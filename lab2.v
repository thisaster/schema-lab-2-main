==> flow/design.v <==
`timescale 1ns / 1ps
module cuberoot(
    input clk_i,
    input rst_i,
    input [8:0] a_i,
    input start_i,
    output wire busy_o,
    output reg [3:0] y_bo
);
localparam IDLE = 0;
localparam WORK = 1;
localparam MUL1 = 2;
localparam MUL2 = 3;
localparam WAIT_MUL2 = 4;
localparam CHECK_X = 5;
localparam SUB_B = 6;
reg signed [15:0] s;
wire end_step;
reg [8:0] x;
reg [31:0] b, y, tmp1;
reg [4:0] state;
reg  [7:0] mult1_a;
reg  [7:0] mult1_b;
wire [15:0] mult1_y;
reg  mult1_start;
wire mult1_busy;
mul mul_inst(
    .clk_i(clk_i),
    .rst_i(rst_i),
    .a_bi(mult1_a),
    .b_bi(mult1_b),
    .start_i(mult1_start),
    .busy_o(mult1_busy),
    .y_bo(mult1_y)
);
assign end_step = (s == 'hfffd);  
assign busy_o = (state != IDLE);
always @(posedge clk_i) begin
    if (rst_i) begin
        y_bo <= 0;
        s <= 0;
        mult1_start <= 0;
        state <= IDLE;
    end else begin
        case (state)
            IDLE:
                begin
                    if (start_i) begin
                        y_bo <= 0;
                        mult1_start <= 0;
                        state <= WORK;
                        x <= a_i;
                        s <= 'd30;  
                        y <= 0;
                    end
                end
            WORK:
                begin
                    if (end_step) begin
                        state <= IDLE;
                        y_bo <= y;
                    end else begin
                        y <= y << 1;
                        state <= MUL1;
                    end
                end
            MUL1:
                begin
                    tmp1 <= y << 1;
                    state <= MUL2;
                end
            MUL2:
                begin
                    mult1_a <= tmp1 + y;
                    mult1_b <= y + 1;
                    mult1_start <= 1;
                    state <= WAIT_MUL2;
                 end
            WAIT_MUL2:
                 begin
                    mult1_start <= 0;
                    if(~mult1_busy && ~mult1_start) begin
                        b <= mult1_y + 1 << s;
                        s <= s - 3;
                        state <= CHECK_X;
                    end
                end
            CHECK_X:
                begin
                    if (x >= b) begin
                        y <= y + 1;
                        state <= SUB_B;
                    end else begin
                        state <= WORK;
                    end
                end
            SUB_B:
                begin
                      x <= x + ~b + 1;
                      state <= WORK;
                end
        endcase
    end
end
endmodule
`timescale 1ns / 1ps
module lab2(
    input clk_i,
    input rst_i, 
    input [7:0] a_i, 
    input [7:0] b_i, 
    input start_i,  
    output wire busy_o,  
    output reg [3:0] y_bo
);
localparam IDLE = 0;
localparam SQRT_SET = 1;
localparam SQRT_WAIT = 2;
localparam SQRT3_SET = 3;
localparam SQRT3_WAIT = 4;
reg [4:0] state; 
assign busy_o = (state != IDLE);
reg [8:0] a_i_cr;
reg start_i_cr;
wire busy_o_cr;
wire [3:0] y_bo_cr;
cuberoot cuberoot_inst (
    .clk_i(clk_i),
    .rst_i(rst_i),
    .a_i(a_i_cr),
    .start_i(start_i_cr),
    .busy_o(busy_o_cr),
    .y_bo(y_bo_cr)
);
reg [7:0] x_r;
reg start_r;
wire [1:0] root_busy_r;
wire [3:0] result_r;
root root1 (
    .clk_i(clk_i),
    .rst_i(rst_i),
    .start_i(start_r),
    .x_bi(x_r),
    .busy_o(root_busy_r),
    .y_bo(result_r)
); 
reg [3:0] b_squared;
always @(posedge clk_i) begin
    if (rst_i) begin
        state <= IDLE;
        a_i_cr <= 0;
        start_i_cr <= 0;
        x_r <= 0;
        start_r <= 0;
        b_squared <= 0;
    end else begin
        case (state)
            IDLE:
                begin
                    if (start_i) begin
                        state <= SQRT_SET;
                    end
                end
            SQRT_SET:
                begin
                    x_r <= b_i;
                    start_r <= 1;
                    state <= SQRT_WAIT;
                end
            SQRT_WAIT:
                begin
                    start_r <= 0;
                    if (~root_busy_r && ~start_r) begin
                        b_squared <= result_r;
                        state <= SQRT3_SET;
                    end
                end
            SQRT3_SET:
                begin
                    a_i_cr <= b_squared + a_i;
                    start_i_cr <= 1;
                    state <= SQRT3_WAIT;
                end
            SQRT3_WAIT:
                begin
                    start_i_cr <= 0;
                    if (~busy_o_cr && ~start_i_cr) begin
                        y_bo <= y_bo_cr;
                        state <= IDLE;
                    end
                end
            endcase
        end 
    end    
endmodule
`timescale 1ns / 1ps
module mul(
    input clk_i,
    input rst_i,
    input [7:0] a_bi,
    input [7:0] b_bi,
    input start_i,
    output busy_o,
    output reg [15:0] y_bo
);
localparam IDLE = 1'b0;
localparam WORK = 1'b1;
reg [2:0] ctr;
wire [2:0] end_step;
wire [7:0] part_sum;
wire [15:0] shifted_part_sum;
reg [7:0] a, b;
reg [15:0] part_res;
reg state = IDLE;
assign part_sum = a & {8{b [ctr] } };
assign shifted_part_sum = part_sum << ctr;
assign end_step = (ctr == 3'h7);
assign busy_o = (state != IDLE);
always @(posedge clk_i) begin
    if (rst_i) begin
        ctr <= 0;
        part_res <= 0;
        y_bo <= 0;
        state <= IDLE;
    end else begin
        case (state)
            IDLE :
                begin
                    if (start_i) begin
                        ctr <= 0;
                        part_res <= 0;
                        y_bo <= 0;
                        state <= WORK;
                        a <= a_bi;
                        b <= b_bi;
                        ctr <= 0;
                        part_res <= 0;
                    end
                 end
            WORK:
                begin
                    if (end_step) begin
                        state <= IDLE;
                        y_bo <= part_res;
                    end
                    part_res <= part_res + shifted_part_sum;
                    ctr <= ctr + 1;
                end
        endcase
    end
end
endmodule
`timescale 1ns / 1ps
module root(
    input clk_i,
    input rst_i,
    input start_i,
    input [7:0] x_bi,
    output reg [3:0] y_bo,
    output busy_o
);
localparam IDLE = 2'h0;
localparam FIRST_STEP = 2'h1;
localparam SECOND_STEP = 2'h2;
reg [7:0] x, part_result, b;
reg [6:0] m;
reg [1:0] state;
wire end_step; 
wire x_above_b;
assign end_step = (m == 0);
assign x_above_b = (x >= b);
assign busy_o = (state != IDLE);
always @(posedge clk_i)
    if (rst_i) begin
        y_bo <= 0;
        b <= 0;
        state <= IDLE;
    end else begin
        case (state)
            IDLE:
                begin
                    if (start_i) begin
                        state <= FIRST_STEP;
                        part_result <= 0;
                        x <= x_bi;
                        m <= 7'b1000000;
                    end
                end
            FIRST_STEP:
                begin
                    if (!end_step) begin
                       b <= part_result | m;
                       part_result <= part_result >> 1;
                       state <= SECOND_STEP; 
                    end else begin
                        y_bo <= part_result[3:0];    
                        state <= IDLE;
                    end     
                end
            SECOND_STEP:
                begin
                    if(x_above_b) begin
                        x <= x - b;
                        part_result = part_result | m;
                    end
                    m <= m >> 2;
                    state <= FIRST_STEP;
                end    
        endcase
    end    
endmodule
Tool chain data of lab2
The steps from the RTL of lab2 to its reports follow in flow order.
Lines are those of the file above, counted from 1.
Library cell names are shortened.
The mark n/a stands for no value.

set-up
  top = lab2
  clock input = clk_i
  library = sky130hd
  library corner = tt_025C_1v80

Word-level counts
Yosys after proc, flatten, opt, wreduce and memory -nomap, before mapping. Memory bits, and registers merged into a memory's read port (data or address), are not among the register bits. Print and check cells are not counted. Equal cells are merged and count once.

word-level totals
  bits in registers = 243
  input bits = 19
  output and inout bits = 5
  word-level cells = 170

cells by class
  $add $sub $neg = 10
  $lt $le $gt $ge = 2
  equality and inequality tests = 27
  shift operators = 3
  mux-type cells = 46
  bitwise gates (word level) = 11
  reductions and logical operators = 42

operators with widths
  cell                                                    count
  parallel mux 32 bit (select 3 bit)                      1
  parallel mux 16 bit (select 2 bit)                      3
  2-to-1 mux 32 bit                                       3
  2-to-1 mux 16 bit                                       4
  2-to-1 mux 8 bit                                        5
  parallel mux 5 bit (select 7 bit)                       1
  adder 32 x 1 -> 32 bit (second input constant)          1
  left shift 32 x 16 -> 32 bit                            1
  greater-or-equal comparator 9 x 32 -> 1 bit             1
  parallel mux 5 bit (select 5 bit)                       1
  2-to-1 mux 5 bit                                        5
  AND reduction 3 bit                                     8
  parallel mux 8 bit (select 3 bit)                       1
  equality test 5 x 2 -> 1 bit (second input constant)    4
  equality test 5 x 3 -> 1 bit (second input constant)    4
  parallel mux 9 bit (select 2 bit)                       1
  adder 16 x 1 -> 17 bit (second input constant)          1
  adder 16 bit                                            1
  equality test 16 bit (second input constant)            1
  subtractor 16 x 3 -> 16 bit (second input constant)     1
  AND reduction 2 bit                                     8
  left shift 8 x 3 -> 16 bit                              1
  parallel mux 8 bit (select 2 bit)                       1
  nonzero test 5 bit                                      3
  inequality test 2 bit (second input constant)           7
  nonzero test 2 bit                                      7
  parallel mux 7 bit (select 2 bit)                       1
  inequality test 2 x 1 -> 1 bit (second input constant)  6

Not listed: further kinds 37, cells in them 59.

Depth
Longest topological path by Yosys (ltp), each cell counted once; first at word level (registers and memories cut), then after technology mapping (sequential cells cut; the memories' decode and read muxes count).

logic depth
  depth in word-level cells = 5
  ABC_AREA = 0
  mapped depth = 15
  depth with buffers taken out = 13

Netlist
Source: synth_stat.txt of the flow (Yosys; design flattened, memories mapped). It holds for the ABC_AREA given above (unset counts as 0); a run with the other value may have another netlist.
Totals and module areas in this step are rounded.

cell types
  cell      count  area in all (um2)
  edfxtp_1  111    3.33E+03
  dfxtp_1   99     1.98E+03
  ha_1      56     700.672
  nor2_1    143    536.765
  a21oi_1   93     465.446
  mux2i_1   43     430.413
  nand2_1   90     337.824
  o21ai_0   56     280.269
  xnor2_1   29     253.994
  nand3_1   44     220.211
  clkbuf_1  56     210.202
  inv_1     56     210.202
  mux4_2    9      202.694
  nor4_1    29     181.424
  a211oi_1  23     172.666
  nor2b_1   27     168.912
  nand4_1   26     162.656
  a22oi_1   20     150.144

Not listed: further types 71, cells in them 329.

mapped netlist
  mapped cells = 1339
  mapped area = 0.013 mm2
  flip-flops = 210
  buffers = 85

By module: a second synthesis without flattening, with its own total; a netlist apart from the flattened one above.

unflattened totals
  cell total of the unflattened synthesis = 1356
  area (unflattened synthesis) = 0.012 mm2

Rows give one instance, submodules left out.

modules
  module    instances  cells  area (mm2)  seq. area (mm2)
  cuberoot  1          721    0.0064      0.0026
  mul       1          323    0.0029      0.0012
  root      1          174    0.0017      0.00083
  lab2      1          138    0.0014      0.00064

Worst setup path after synthesis
Source: OpenSTA report_checks on the synthesized netlist (no wires, ideal clock, input and output delay 20% of the period each), path of least setup slack; recovery checks are left aside. Register names are those of the netlist, which keeps one name where synthesis merged equal registers.

timing path after synthesis
  path type = input port to flip-flop
  start point = in rst_i
  end point = reg cuberoot_inst.mul_inst.a[0]
  period = 7210 ps
  external input delay = 1442 ps
  setup time = 413 ps
  arrival time = 3084 ps
  data required time = 6797 ps
  path slack = 3713 ps
  path delay = 2055 ps
  stages on the path = 3
  path buffers = 2
  period reached after synthesis = 3497 ps

"path delay" = arrival - input delay + setup time.
"stages on the path": output pins that drive a net of the path, with the launching flip-flop's if there is one; two outputs of one cell count as two.
"period reached after synthesis" is the clock period less the worst setup slack; recovery checks do not enter. This is arithmetic on one report: input and output delays are still those of the set period (20% each).
The rows between start and end are the longest chain of elaborated cells between them; the timing report does not say that the signal goes this way. Where chains are equally long, one stands for them.
Each line given opens the expression or statement behind the cell; cells for indexed reads and writes are added by Yosys, which also makes memories of some case tables.

between the ends, after synthesis
  cells stage by stage = clkbuf_1 -> buf_1 -> nor3b_1
  cells in the longest elaborated chain = 2
  elaborated cells on any way between the ends = 2
  RTL lines with such cells = 0
  classes of those cells = 1 x logic; 1 x reduce/logical

ends and longest elaborated chain, after synthesis
  item                 line  text
  start, declared      109   input rst_i,
  inverter 1 bit       n/a
  AND reduction 3 bit  n/a
  end, assigned        234   a <= a_bi;
  end, declared        212   reg [7:0] a, b;

Timing after layout
From the final timing report of job 1: the path of least setup slack in the routed layout; clock arrival at registers is part of the times.
The report prints the path's times to 10 ps; the period is as set.

timing path after layout
  path type = flip-flop to flip-flop
  start point = reg cuberoot_inst.mul_inst.b[3]
  end point = reg cuberoot_inst.mul_inst.part_res[12]
  period = 3090 ps
  setup time = 100 ps
  arrival time = 3550 ps
  data required time = 3530 ps
  path slack = -20 ps
  stages on the path = 14
  path buffers = 2

The rows between start and end are the longest chain of elaborated cells between them; the timing report does not say that the signal goes this way. Where chains are equally long, one stands for them.
At most two assigning lines are given for a register; there are more.

between the ends, after layout
  cells stage by stage = edfxtp_1 -> mux4_2 -> nand2b_1 -> buf_4 -> and2_1 -> buf_4 -> nor2_1 -> ha_1 -> a21o_1 -> a21oi_2 -> o21ai_1 -> o31a_1 -> or3_1 -> a32o_1
  cells in the longest elaborated chain = 5
  elaborated cells on any way between the ends = 5
  RTL lines with such cells = 4
  classes of those cells = 1 x add/sub; 2 x shift; 1 x mux; 1 x logic

ends and longest elaborated chain, after layout
  item                                line  text
  start, declared                     212   reg [7:0] a, b;
  start, assigned                     235   b <= b_bi;
  indexed select 8 x 3 -> 1 bit       215   assign part_sum = a & {8{b [ctr] } };
  bitwise AND 8 bit                   215
  left shift 8 x 3 -> 16 bit          216   assign shifted_part_sum = part_sum << ctr;
  adder 16 bit                        246   part_res <= part_res + shifted_part_sum;
  parallel mux 16 bit (select 2 bit)  226   case (state)
  end, assigned                       222   part_res <= 0;
  end, assigned                       246
  end, declared                       213   reg [15:0] part_res;

Memo
Re: implementation data of lab2

Module lab2, platform sky130hd: 2 stored runs of the flow (Yosys, OpenROAD) with differing settings, in no particular order. Input and output delays are each 20% of the period that was set; the output load is 0.01 pF.
By "period achieved" is meant the clock period of the run minus its worst setup slack. This is arithmetic on one report: input and output delays are still those of the set period (20% each).
"time of the worst setup path" is the time allowed to the run's worst setup path (the clock period less input and output delay, where it has them) less its slack. Clock arrival times count: a late capture clock shortens it, a late launch clock lengthens it.
"total power of the final layout" rests on the timing tool's default activity at the inputs, not on a simulated workload.
"time of the worst setup path" is known to 10 ps.
Results are given in rounded form.
Among the settings, - means not set for that run.
A result given as - is not shown for that run.

item                                       job 1                   job 2
period_ns                                  3.09                    4.86
CORE_UTILIZATION                           20                      64
SETUP_SLACK_MARGIN                         -0.21                   -0.42
PLACE_DENSITY_LB_ADDON                     0.17                    0.23
HOLD_SLACK_MARGIN                          0.25                    -
CORE_ASPECT_RATIO                          0.55                    -
ABC_AREA                                   0                       -
GPL_TIMING_DRIVEN                          1                       -
CTS_CLUSTER_SIZE                           12                      -
CTS_CLUSTER_DIAMETER                       364                     -
SLEW_MARGIN                                25                      10
MIN_ROUTING_LAYER                          met1                    met1
MAX_ROUTING_LAYER                          met5                    -
CAP_MARGIN                                 20                      20
CORE_MARGIN                                2                       2
CELL_PAD_IN_SITES_DETAIL_PLACEMENT         -                       2
TNS_END_PERCENT                            -                       50
GPL_ROUTABILITY_DRIVEN                     -                       1
chip area after synthesis (Yosys) (mm2)    0.013                   -
die area (mm2)                             0.065                   -
standard-cell area after layout (mm2)      0.015                   -
utilization in the final report            0.25                    -
lowest setup slack (ps)                    -24                     -
total negative slack on setup checks (ps)  -54                     -
worst hold slack (ps)                      400                     -
total power of the final layout (mW)       7.2                     -
period achieved (ps)                       3114                    -
time of the worst setup path (ps)          3110                    -
worst setup path kind                      flip-flop to flip-flop  -

Job 2: no final report: placement broke off with DPL-0033
